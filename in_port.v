==> flow/design.v <==
module vc(  output reg [1:26] flit_buff,
            output reg credit,
            output reg is_new,
            input [1:26] flit,
            input next_router_credit,
            input load,
            input clock,
            input reset);
parameter S0= 2'b00, S1= 2'b01, S2= 2'b10;
parameter CREDIT_DELAY=16;
reg [1:0]state, next_state;
reg [4:0]credit_delay_counter;
wire [1:26]n_flit_buff;
wire n_credit;
wire n_is_new;
wire [4:0]n_credit_delay_counter;
always @(posedge clock or posedge reset)begin
    if(reset)
     begin
        state<= S0;
          flit_buff <= {26{1'b0}};
          credit <= 1'b1;
          credit_delay_counter <= 5'd0;
          is_new <= 1'd0;
     end
    else
     begin
          state <= next_state;
          flit_buff <= n_flit_buff;
          credit <= n_credit;
          credit_delay_counter <= n_credit_delay_counter;
          is_new <= n_is_new;
     end
end
always @(state or load or next_router_credit or credit_delay_counter)
begin
    next_state<= S0;
    case(state)
        S0: next_state <= ((load) ? S1: S0);
        S1: next_state <= ((next_router_credit == 1) ? S2: S1);        
        S2: next_state <= ((credit_delay_counter < CREDIT_DELAY) ? S2: S0);
    endcase
end
assign n_credit = (reset == 1'b0 ? (state == S0 ? 1'd1: 1'd0): 1'd1);
assign n_flit_buff = (reset == 1'b0 ? ((state == S0 && load == 1'b1) ? flit : flit_buff) : {26{1'b0}});
assign n_credit_delay_counter = (reset == 0 ?(state == S2 ? credit_delay_counter + 5'd1 : 5'd0): 5'd0);
assign n_is_new = (reset == 1'b0 ? (state == S1 ? 1'b1 : 1'b0) : 1'b0); 
endmodule
module  in_port(credit, flit_out, is_new, flit_in, credit_next_router, clock, reset);
parameter CREDIT_DELAY = 16;
parameter VC_NUM = 4;
    output [0:VC_NUM-1] credit;
    output [1:26*VC_NUM] flit_out;
    output [0:VC_NUM-1] is_new;
    input [1:26] flit_in;
    input [0:VC_NUM-1] credit_next_router;
    input clock;
    input reset;
wire [0:VC_NUM-1] vc_load;
wire [2:0] num[7:0];
assign num[0]=3'd0;
assign num[1]=3'd1;
assign num[2]=3'd2;
assign num[3]=3'd3;
assign num[4]=3'd4;
assign num[5]=3'd5;
assign num[6]=3'd6;
assign num[7]=3'd7;
generate
    genvar i;
    for(i=0; i<VC_NUM; i=i+1) begin : GEN_VC_LOAD
        assign vc_load[i] = |((flit_in [24:26]) ^ num[i][2:0]) ? 1'b0 : 1'b1;
    end
endgenerate
generate
    for (i=0; i<VC_NUM; i=i+1)
    begin : GEN_VC
        vc #(.CREDIT_DELAY(CREDIT_DELAY)) V(
                 .flit_buff(flit_out[i*26+1:(i+1)*26]),
             .credit(credit[i]),
             .is_new(is_new[i]),
             .flit(flit_in),
             .next_router_credit(credit_next_router[i]),
             .load(vc_load[i]),
             .clock(clock),
             .reset(reset));
    end
endgenerate
endmodule
# ---- From RTL to reports: in_port
# Tool output for the design above, in the order of the flow.
# Lines are those of the file above, counted from 1.
# Library cell names are shortened.
# Not given: -
dict set report inputs {
  top {in_port}
  clock_port {clock}
  library {sky130hd}
  lib_corner {tt_025C_1v80}
}

# ---- Elaborated design
# Counts by Yosys on the flattened word-level netlist (proc, flatten, opt, wreduce; memories kept). Register bits leave out memories and registers merged into their read ports (data or address). Print and check cells are left out.
dict set report word_totals {
  reg_bits 140
  in_bits 32
  out_inout_bits 112
}
dict set report classes {
  n_addsub 4
  compare 4
  equal 8
  muxes 52
  bitwise 3
  reduce_and_logical 16
}
# cell count
set op_table {}
lappend op_table {{26-bit two-way mux} 8}
lappend op_table {{5-bit two-way mux} 8}
lappend op_table {{1-bit two-way mux} 24}
lappend op_table {{2-bit case mux with 3-bit select} 4}
lappend op_table {{5-bit by 1-bit adder with 5-bit output with constant B} 4}
lappend op_table {{5-bit less-than comparator with constant B} 4}
lappend op_table {{2-bit two-way mux} 8}
lappend op_table {{3-bit OR reduction} 4}
lappend op_table {{2-bit by 1-bit equality test with 1-bit output with constant B} 4}
lappend op_table {{2-bit equality test with constant B} 4}
lappend op_table {{2-bit logical NOT} 4}
lappend op_table {{2-bit nonzero test} 4}
lappend op_table {{1-bit logical AND} 4}
lappend op_table {{1-bit NOT} 2}
lappend op_table {{2-bit NOT} 1}

# ---- Longest topological paths
# Longest topological path by Yosys (ltp), each cell counted once; first at word level (registers and memories cut), then after technology mapping (sequential cells cut; the memories' decode and read muxes count).
dict set report logic_depth {
  depth_word 6
  ABC_AREA 0
  mapped_depth 4
  ltp_nobuf 3
}

# ---- Synthesis result
# Yosys stat after the flow's synthesis: flattened, memories mapped to cells. It holds for the ABC_AREA given above (unset counts as 0); a run with the other value may have another netlist.
# type count type_area_um2
set types {}
lappend types {dfrtp_1 136 3.4E+03}
lappend types {mux2i_1 100 1000.96}
lappend types {nand2b_1 119 744.464}
lappend types {dfstp_2 8 210.202}
lappend types {or3b_2 10 87.584}
lappend types {nand3b_1 9 67.565}
lappend types {clkbuf_1 17 63.811}
lappend types {buf_4 8 60.058}
lappend types {and3_1 9 56.304}
lappend types {ha_1 4 50.048}
lappend types {buf_2 9 45.043}
lappend types {nor2_1 12 45.043}
lappend types {inv_1 11 41.29}
lappend types {nand3_1 8 40.038}
lappend types {o21ai_0 8 40.038}
lappend types {xnor2_1 4 35.034}
lappend types {a22o_1 3 26.275}
lappend types {or2_2 4 25.024}
# Not listed: further types 12, cells in them 22.
dict set report synth_totals {
  cells 501
  yosys_area_um2 6218.5
  seq_area_um2 3613.5
  flip_flops 144
}
# The figures by module come from a second, unflattened synthesis with its own total; it is not the netlist above.
dict set report hier_totals {
  cells_unflattened 624
  area_unflattened_um2 6841.6
}
# Each row is one instance without its submodules.
# mod n_inst cells area_um2
set modules {}
lappend modules {{vc #(CREDIT_DELAY=16)} 4 155 1702.9}
lappend modules {in_port 1 4 30.0}

# ---- Timing after synthesis
# Source: OpenSTA report_checks on the synthesized netlist (no wires, ideal clock, input and output delay 20% of the period each), path of least setup slack; recovery checks are left aside. Register names are those of the netlist, which keeps one name where synthesis merged equal registers.
dict set report synth_path {
  kind {input port to flip-flop}
  start {input reset}
  end {register GEN_VC[0].V.flit_buff[24]}
  period_ps 7710
  input_delay_ps 1542
  launch_ps 1542
  arrival_ps 6896
  path_slack_ps 718
  path_delay_ps 5451
  path_stages 4
  path_buffers 2
  period_less_setup_slack_ps 6992
}
# "path_delay_ps" = arrival - input delay + setup time.
# "path_stages": output pins that drive a net of the path, with the launching flip-flop's if there is one; two outputs of one cell count as two.
# "period_less_setup_slack_ps" is the clock period less the worst setup slack; recovery checks do not enter. This is arithmetic on one report: input and output delays are still those of the set period (20% each).
# The rows between start and end are the longest chain of elaborated cells between them; the timing report does not say that the signal goes this way. Where chains are equally long, one stands for them.
# A line is the first line of the expression or statement that the cell stems from. Yosys adds cells for indexed reads and writes and turns some case tables into memories.
dict set report synth_via {
  cell_sequence {clkbuf_1 -> inv_1 -> clkbuf_1 -> and3_2}
  elab_chain_len 1
  cells_between 2
}
# item line
set synth_lines {}
lappend synth_lines {{from (decl)} 58} ;# input reset;
lappend synth_lines {{26-bit two-way mux} 45} ;# assign n_flit_buff = (reset == 1'b0 ? ((state == S0 && load == 1'b1) ? flit : flit_buff) : {26{1'b0}});
lappend synth_lines {{to (assign)} 21} ;# flit_buff <= {26{1'b0}};
lappend synth_lines {{to (assign)} 29} ;# flit_buff <= n_flit_buff;
lappend synth_lines {{to (decl)} 1} ;# module vc(  output reg [1:26] flit_buff,

# ---- Worst path after layout
# From the final timing report of run 1: the path of least setup slack in the routed layout; clock arrival at registers is part of the times.
# The path's times are printed in steps of 10 ps; the period is the one set.
dict set report layout_path {
  kind {input port to flip-flop}
  start {input flit_in[25]}
  end {register GEN_VC[0].V.flit_buff[24]}
  period_ps 7960
  input_delay_ps 1590
  launch_ps 1590
  arrival_ps 3800
  path_slack_ps 4450
  path_stages 3
  path_buffers 1
}
# The rows between start and end are the longest chain of elaborated cells between them; the timing report does not say that the signal goes this way. Where chains are equally long, one stands for them.
dict set report layout_via {
  cell_sequence {clkdlybuf4s50_1 -> or4b_2 -> and3_2}
  elab_chain_len 5
  cells_between 6
}
# item line
set layout_lines {}
lappend layout_lines {{from (decl)} 55} ;# input [1:26] flit_in;
lappend layout_lines {{3-bit OR reduction} 72} ;# assign vc_load[i] = |((flit_in [24:26]) ^ num[i][2:0]) ? 1'b0 : 1'b1;
lappend layout_lines {{1-bit two-way mux} 72}
lappend layout_lines {{1-bit logical AND} 45} ;# assign n_flit_buff = (reset == 1'b0 ? ((state == S0 && load == 1'b1) ? flit : flit_buff) : {26{1'b0}});
lappend layout_lines {{26-bit two-way mux (2 in a row)} 45}
lappend layout_lines {{to (assign)} 21} ;# flit_buff <= {26{1'b0}};
lappend layout_lines {{to (assign)} 29} ;# flit_buff <= n_flit_buff;
lappend layout_lines {{to (decl)} 1} ;# module vc(  output reg [1:26] flit_buff,

Subject: flow runs of in_port

Hi,

Measured results for in_port: 2 stored runs of the Yosys and OpenROAD flow on sky130hd. The settings differ; the order carries no meaning. The constraints put input and output delay at 20% of the set period each and load the outputs with 0.01 pF.
"achieved_clock_period_ps" means the clock period less the worst setup slack. The figure is calculated, with input and output delays left at 20% of the set period.
"worst_path_ps" is the time allowed to the run's worst setup path (the clock period less input and output delay, where it has them) less its slack. Clock arrival times count: a late capture clock shortens it, a late launch clock lengthens it.
"fin_power_w": no workload was simulated; the value follows from the tool's default switching activity.
"worst_path_ps" is known to 10 ps.

# run 1
==> flow/run.sh <==
#!/bin/bash
# the make line also repeats the synthesis and layout settings of config.mk as NAME=value (left out here)
make -C /OpenROAD-flow-scripts/flow DESIGN_CONFIG=/design/flow/config.mk WORK_HOME=/design/flow/orfs CLKGATE_MAP_FILE= finish
==> flow/config.mk <==
export PLATFORM = sky130hd
export DESIGN_NAME = in_port
export DESIGN_NICKNAME = in_port
export VERILOG_FILES = /design/flow/design.v
export SDC_FILE = /design/flow/constraint.sdc
export NUM_CORES = 4
export LEC_CHECK = 0
export CAP_MARGIN = 20
export CORE_MARGIN = 4
export CORE_UTILIZATION = 25
export CTS_CLUSTER_SIZE = 17
export PLACE_DENSITY = 0.65
export SETUP_SLACK_MARGIN = 0.82
export SLEW_MARGIN = 20
==> flow/constraint.sdc <==
create_clock -name core_clock -period 7.96 [get_ports {clock}]
set_input_delay 1.5920 -clock core_clock [delete_from_list [all_inputs] [get_ports {clock}]]
set_output_delay 1.5920 -clock core_clock [all_outputs]
set_load 0.01 [all_outputs]

==> run 1: results <==
final_hold_ws_ps=459
finalCellArea_um2=8420.6
setup_tns_ps=0
synth_area_um2=6218.5
setup_ws_ps=4453
final_die_area_um2=27461.5
worst_path_ps=1910
worstPathKind="input port to flip-flop"
fin_power_w=0.001539
achieved_clock_period_ps=3507

# run 2
==> flow/run.sh <==
#!/bin/bash
# the make line also repeats the synthesis and layout settings of config.mk as NAME=value (left out here)
make -C /OpenROAD-flow-scripts/flow DESIGN_CONFIG=/design/flow/config.mk WORK_HOME=/design/flow/orfs CLKGATE_MAP_FILE= finish
==> flow/config.mk <==
export PLATFORM = sky130hd
export DESIGN_NAME = in_port
export DESIGN_NICKNAME = in_port
export VERILOG_FILES = /design/flow/design.v
export SDC_FILE = /design/flow/constraint.sdc
export NUM_CORES = 4
export LEC_CHECK = 0
export CAP_MARGIN = 20
export CORE_MARGIN = 2
export CORE_UTILIZATION = 40
export SLEW_MARGIN = 20
==> flow/constraint.sdc <==
create_clock -name core_clock -period 13.9 [get_ports {clock}]
set_input_delay 2.7800 -clock core_clock [delete_from_list [all_inputs] [get_ports {clock}]]
set_output_delay 2.7800 -clock core_clock [all_outputs]
set_load 0.01 [all_outputs]

==> run 2: results <==
final_hold_ws_ps=456
finalCellArea_um2=8272.9
setup_tns_ps=0
synth_area_um2=6218.5
setup_ws_ps=9326
final_die_area_um2=16559.8
worst_path_ps=1790
worstPathKind="input port to flip-flop"
fin_power_w=0.0008989
achieved_clock_period_ps=4574

Regards
